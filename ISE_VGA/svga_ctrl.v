==> flow/design.v <==
module svga_ctrl(
	input wire					sys_clk		,  
	input wire					reset		   ,  
	output wire					hsync		,  
	output wire					vsync		,  
	output wire					vga_comp_synch ,	 
	output wire					vga_out_blank_z,	 
	output wire [ 9 : 0 ]		x_pos		,  
	output wire [ 9 : 0 ]		y_pos		   
);
parameter	H_TOTAL_PIXEL	=	11'd1064	;
parameter	H_ACTIVE_PIXEL	=	11'd800		;
parameter	H_FP_PIXEL		=	11'd16		;
parameter	H_BP_PIXEL		=	11'd168		;
parameter	H_SYNC_WIDTH	=	11'd80		;
parameter	V_TOTAL_LINE	=	10'd626		;
parameter	V_ACTIVE_LINE	=	10'd600		;
parameter	V_FP_LINE		=	10'd1		;
parameter	V_BP_LINE		=	10'd23		;
parameter	V_SYNC_WIDTH	=	10'd2		;
reg		[ 10 : 0 ]				pixel_cnt_reg	;  
reg		[ 9 : 0 ]				line_cnt_reg	;  
wire							      end_of_line	;  
reg								    hsync_reg	;  
reg								    vsync_reg	;  
reg								    data_en_reg	;  
wire	[ 9 : 0 ]				    x_pos_temp ;
always @ (posedge sys_clk) begin
	if (reset)
		pixel_cnt_reg <= 11'd0;
	else if ( pixel_cnt_reg == (H_TOTAL_PIXEL - 11'd1) )
		pixel_cnt_reg <= 11'd0;
	else
		pixel_cnt_reg <= pixel_cnt_reg + 11'd1;
end
assign end_of_line = ( pixel_cnt_reg == (H_TOTAL_PIXEL - 11'd1) );  
always @ (posedge sys_clk) begin
	if (reset)
		hsync_reg <= 1'b1;
	else if ( pixel_cnt_reg < H_SYNC_WIDTH )
		hsync_reg <= 1'b0;
	else
		hsync_reg <= 1'b1;
end
always @ (posedge sys_clk) begin
	if (reset)
		line_cnt_reg <= 10'd0;
	else if ( end_of_line && ( line_cnt_reg == (V_TOTAL_LINE - 10'd1) ) )
		line_cnt_reg <= 10'd0;
	else if ( end_of_line )
		line_cnt_reg <= line_cnt_reg + 10'd1;
end
always @ (posedge sys_clk) begin
	if (reset)
		vsync_reg <= 1'b1;
	else if ( line_cnt_reg < V_SYNC_WIDTH ) 
		vsync_reg <= 1'b0;
	else
		vsync_reg <= 1'b1;
end
always @ (posedge sys_clk) begin
	if (reset)
		data_en_reg <= 1'b0;
	else if ( ( pixel_cnt_reg >= (H_SYNC_WIDTH + H_BP_PIXEL) && pixel_cnt_reg < (H_TOTAL_PIXEL - H_FP_PIXEL) ) &&
		( line_cnt_reg >= (V_SYNC_WIDTH + V_BP_LINE) && line_cnt_reg < (V_TOTAL_LINE - V_FP_LINE) ) )		
		data_en_reg <= 1'b1;
	else
		data_en_reg <= 1'b0;
end
assign data_en = data_en_reg;
assign vsync = vsync_reg;
assign hsync = hsync_reg;
assign vga_comp_synch = 1'b1;
assign vga_out_blank_z = data_en;
assign x_pos_temp = pixel_cnt_reg - H_SYNC_WIDTH - H_BP_PIXEL;
assign x_pos = x_pos_temp[ 9 : 0 ];
assign y_pos = line_cnt_reg - V_SYNC_WIDTH - V_BP_LINE;
endmodule
# Step by step through the tools: svga_ctrl
# Tool output for the design above, in the order of the flow.
# Line numbers count from 1 in the design file above.
# The mark n/a stands for no value.
# inputs
design,svga_ctrl
clock_port,sys_clk
lib,sky130hd
corner,tt_025C_1v80

# After elaboration
# Source: Yosys, flattened and elaborated, memories not mapped. Widths are those after wreduce. Registers that Yosys merges into a memory's read port (data or address) are not register bits. Print and check cells do not count. Equal cells are merged and count once.
# bits
ff_bits,24
out_inout_bits,24
# classes
n_addsub,6
n_cmp,6
n_eq,2
n_mux,3
reduce_logical,6
# ops
cell,count
adder 11 x 1 -> 11 bit (second input constant),1
less-than comparator 11 bit (second input constant),1
== test 11 bit (second input constant),1
less-than comparator 11 x 7 -> 1 bit (second input constant),1
>= comparator 11 x 8 -> 1 bit (second input constant),1
adder 10 x 1 -> 10 bit (second input constant),1
less-than comparator 10 bit (second input constant),1
== test 10 bit (second input constant),1
subtractor 10 x 2 -> 10 bit (second input constant),1
less-than comparator 10 x 2 -> 1 bit (second input constant),1
subtractor 10 x 5 -> 10 bit (second input constant),1
>= comparator 10 x 5 -> 1 bit (second input constant),1
subtractor 10 x 7 -> 10 bit (second input constant),1
subtractor 10 x 8 -> 10 bit (second input constant),1
logical AND 1 bit,4
OR reduction 2 bit,2
two-way mux 1 bit,3

# Logic depth
# Yosys ltp: most cells in a row. Word level: on the elaborated netlist, between registers, memories and ports. Mapped: between sequential cells and ports; inverters and the memories' decode and read muxes count.
# depth
ltp_word,4
abc_area,0
ltp_mapped,7
depth_no_buf,6

# Mapped cells and area
# Yosys stat after the flow's synthesis: flattened, memories mapped to cells. It holds for the ABC_AREA given above (unset counts as 0); a run with the other value may have another netlist.
# by_type
type,count
sky130_fd_sc_hd__dfxtp_1,24
sky130_fd_sc_hd__xnor2_1,16
sky130_fd_sc_hd__nor2_1,24
sky130_fd_sc_hd__xor2_1,9
sky130_fd_sc_hd__ha_1,6
sky130_fd_sc_hd__nand3_1,10
sky130_fd_sc_hd__buf_4,6
sky130_fd_sc_hd__nand2_1,12
sky130_fd_sc_hd__o31ai_1,5
sky130_fd_sc_hd__or4_1,5
sky130_fd_sc_hd__a21oi_1,6
sky130_fd_sc_hd__inv_1,8
sky130_fd_sc_hd__nor3_1,6
sky130_fd_sc_hd__nand4bb_4,1
sky130_fd_sc_hd__nor2b_1,4
sky130_fd_sc_hd__buf_6,2
sky130_fd_sc_hd__clkbuf_1,6
sky130_fd_sc_hd__nor4_1,3
# Not listed: further types 17, cells in them 22.
# synth_totals
stdcells,175
synth_area_mm2,0.0014476
sequential_area_mm2,0.0004805
ffs,24
buffers,15

# Path before layout
# Source: OpenSTA report_checks on the synthesized netlist (no wires, ideal clock, input and output delay 20% of the period each), path of least setup slack; recovery checks are left aside. Register names are those of the netlist, which keeps one name where synthesis merged equal registers.
# synth_path
kind,register to output
start,register line_cnt_reg[0]
end,output port y_pos[8]
period_ns,4.28
out_delay_ns,0.856
launch_ns,0.000
arrival_ns,1.544
required_time_ns,3.424
slack_ns,1.880
delay_ns,1.544
stages,7
period_less_setup_slack_ns,2.4
# "delay_ns" = arrival - input delay + setup time.
# A path that ends at an output port has no setup time.
# "stages": output pins that drive a net of the path, with the launching flip-flop's if there is one; two outputs of one cell count as two.
# "period_less_setup_slack_ns" = period - worst setup slack (recovery checks aside). The figure is calculated, with input and output delays left at 20% of the set period.
# Between the ends stands the longest chain of elaborated cells between them, by number of cells; it is not shown to be the way that was timed. Of several equally long chains one is given.
# A line is the first line of the expression or statement that the cell stems from. Yosys adds cells for indexed reads and writes and turns some case tables into memories.
# At most two assigning lines are given for a register; there are more.
# synth_via
path_cell_list,sky130_fd_sc_hd__dfxtp_1 -> sky130_fd_sc_hd__inv_1 -> sky130_fd_sc_hd__ha_1 -> sky130_fd_sc_hd__nand2b_1 -> sky130_fd_sc_hd__nor2b_1 -> sky130_fd_sc_hd__or4_1 -> sky130_fd_sc_hd__xnor2_1
elab_chain_cells,2
cells_between,2
lines_between,1
cone_classes,add/sub: 2
# synth_lines
element,line,text
from (decl),22,reg [ 9 : 0 ] line_cnt_reg ;
from (assign),47,line_cnt_reg <= 10'd0;
from (assign),51,line_cnt_reg <= line_cnt_reg + 10'd1;
subtractor 10 x 2 -> 10 bit,77,assign y_pos = line_cnt_reg - V_SYNC_WIDTH - V_BP_LINE;
subtractor 10 x 5 -> 10 bit,77,
to (decl),9,output wire [ 9 : 0 ] y_pos
# Some nets on the timed path still bear RTL names; the line given drives or declares the net.
# synth_nets
net,line
y_pos[0],77

# Path in the finished layout
# From the final timing report of job 2: the path of least setup slack in the routed layout; clock arrival at registers is part of the times.
# layout_path
kind,register to output
start,register line_cnt_reg[1]
end,output port y_pos[8]
period_ns,2.3
out_delay_ns,0.46
launch_ns,0.32
arrival_ns,1.81
required_time_ns,1.84
slack_ns,0.03
stages,8
# Between the ends stands the longest chain of elaborated cells between them, by number of cells; it is not shown to be the way that was timed. Of several equally long chains one is given.
# At most two assigning lines are given for a register; there are more.
# layout_via
path_cell_list,sky130_fd_sc_hd__dfxtp_2 -> sky130_fd_sc_hd__inv_1 -> sky130_fd_sc_hd__ha_2 -> sky130_fd_sc_hd__nand2b_1 -> sky130_fd_sc_hd__nor2b_1 -> sky130_fd_sc_hd__or4_1 -> sky130_fd_sc_hd__xnor2_1 -> sky130_fd_sc_hd__buf_2
elab_chain_cells,2
cells_between,2
lines_between,1
cone_classes,add/sub: 2
# layout_lines
element,line,text
from (decl),22,reg [ 9 : 0 ] line_cnt_reg ;
from (assign),47,line_cnt_reg <= 10'd0;
from (assign),51,line_cnt_reg <= line_cnt_reg + 10'd1;
subtractor 10 x 2 -> 10 bit,77,assign y_pos = line_cnt_reg - V_SYNC_WIDTH - V_BP_LINE;
subtractor 10 x 5 -> 10 bit,77,
to (decl),9,output wire [ 9 : 0 ] y_pos

# 2 stored runs of svga_ctrl in the flow (synthesis by Yosys, layout by OpenROAD, sky130hd cells), in arbitrary order. Constraints: input delay and output delay 20% of the set period each, output load 0.01 pF.
# "period_less_ws_ns" is the run's clock period less its worst setup slack. It is reckoned from that one timing run; input and output delays stay at 20% of the period that was set.
# "worst_path_allowed_less_slack_ns" means the part of the period allowed to the worst setup path (the constraints hold back 20% at inputs and 20% at outputs) less its slack; where the path has registers, the arrival times of their clocks count too.
# By "power_uw" is meant OpenSTA's value without simulated activity: inputs other than the clock are taken to toggle once in ten clock periods, and the tool carries that through the logic.
# Settings: - = not set for that run.
# A result given as - is not shown for that run.
run,period_ns,CORE_UTILIZATION,PLACE_DENSITY,CTS_CLUSTER_SIZE,CAP_MARGIN,CORE_MARGIN,SLEW_MARGIN,SETUP_SLACK_MARGIN,worst_hold_slack_ns,util_pct,worst_path_allowed_less_slack_ns,worst_path_kind,period_less_ws_ns,power_uw,dieArea_mm2,final_setup_ws_ns,setupTns_ns,synthArea_mm2,finalCellArea_mm2
job 1,1.42,55,0.79,38,20,2,20,-,-,-,-,-,-,-,-,-,-,-,-
job 2,2.3,40,-,-,20,2,20,-0.07,0.500,54.1,1.81,register to output,2.271,775.4,0.0041165,0.029,0.000,0.0014476,0.0018468
# Job 1: stopped before the end: routing reported DPL-0038
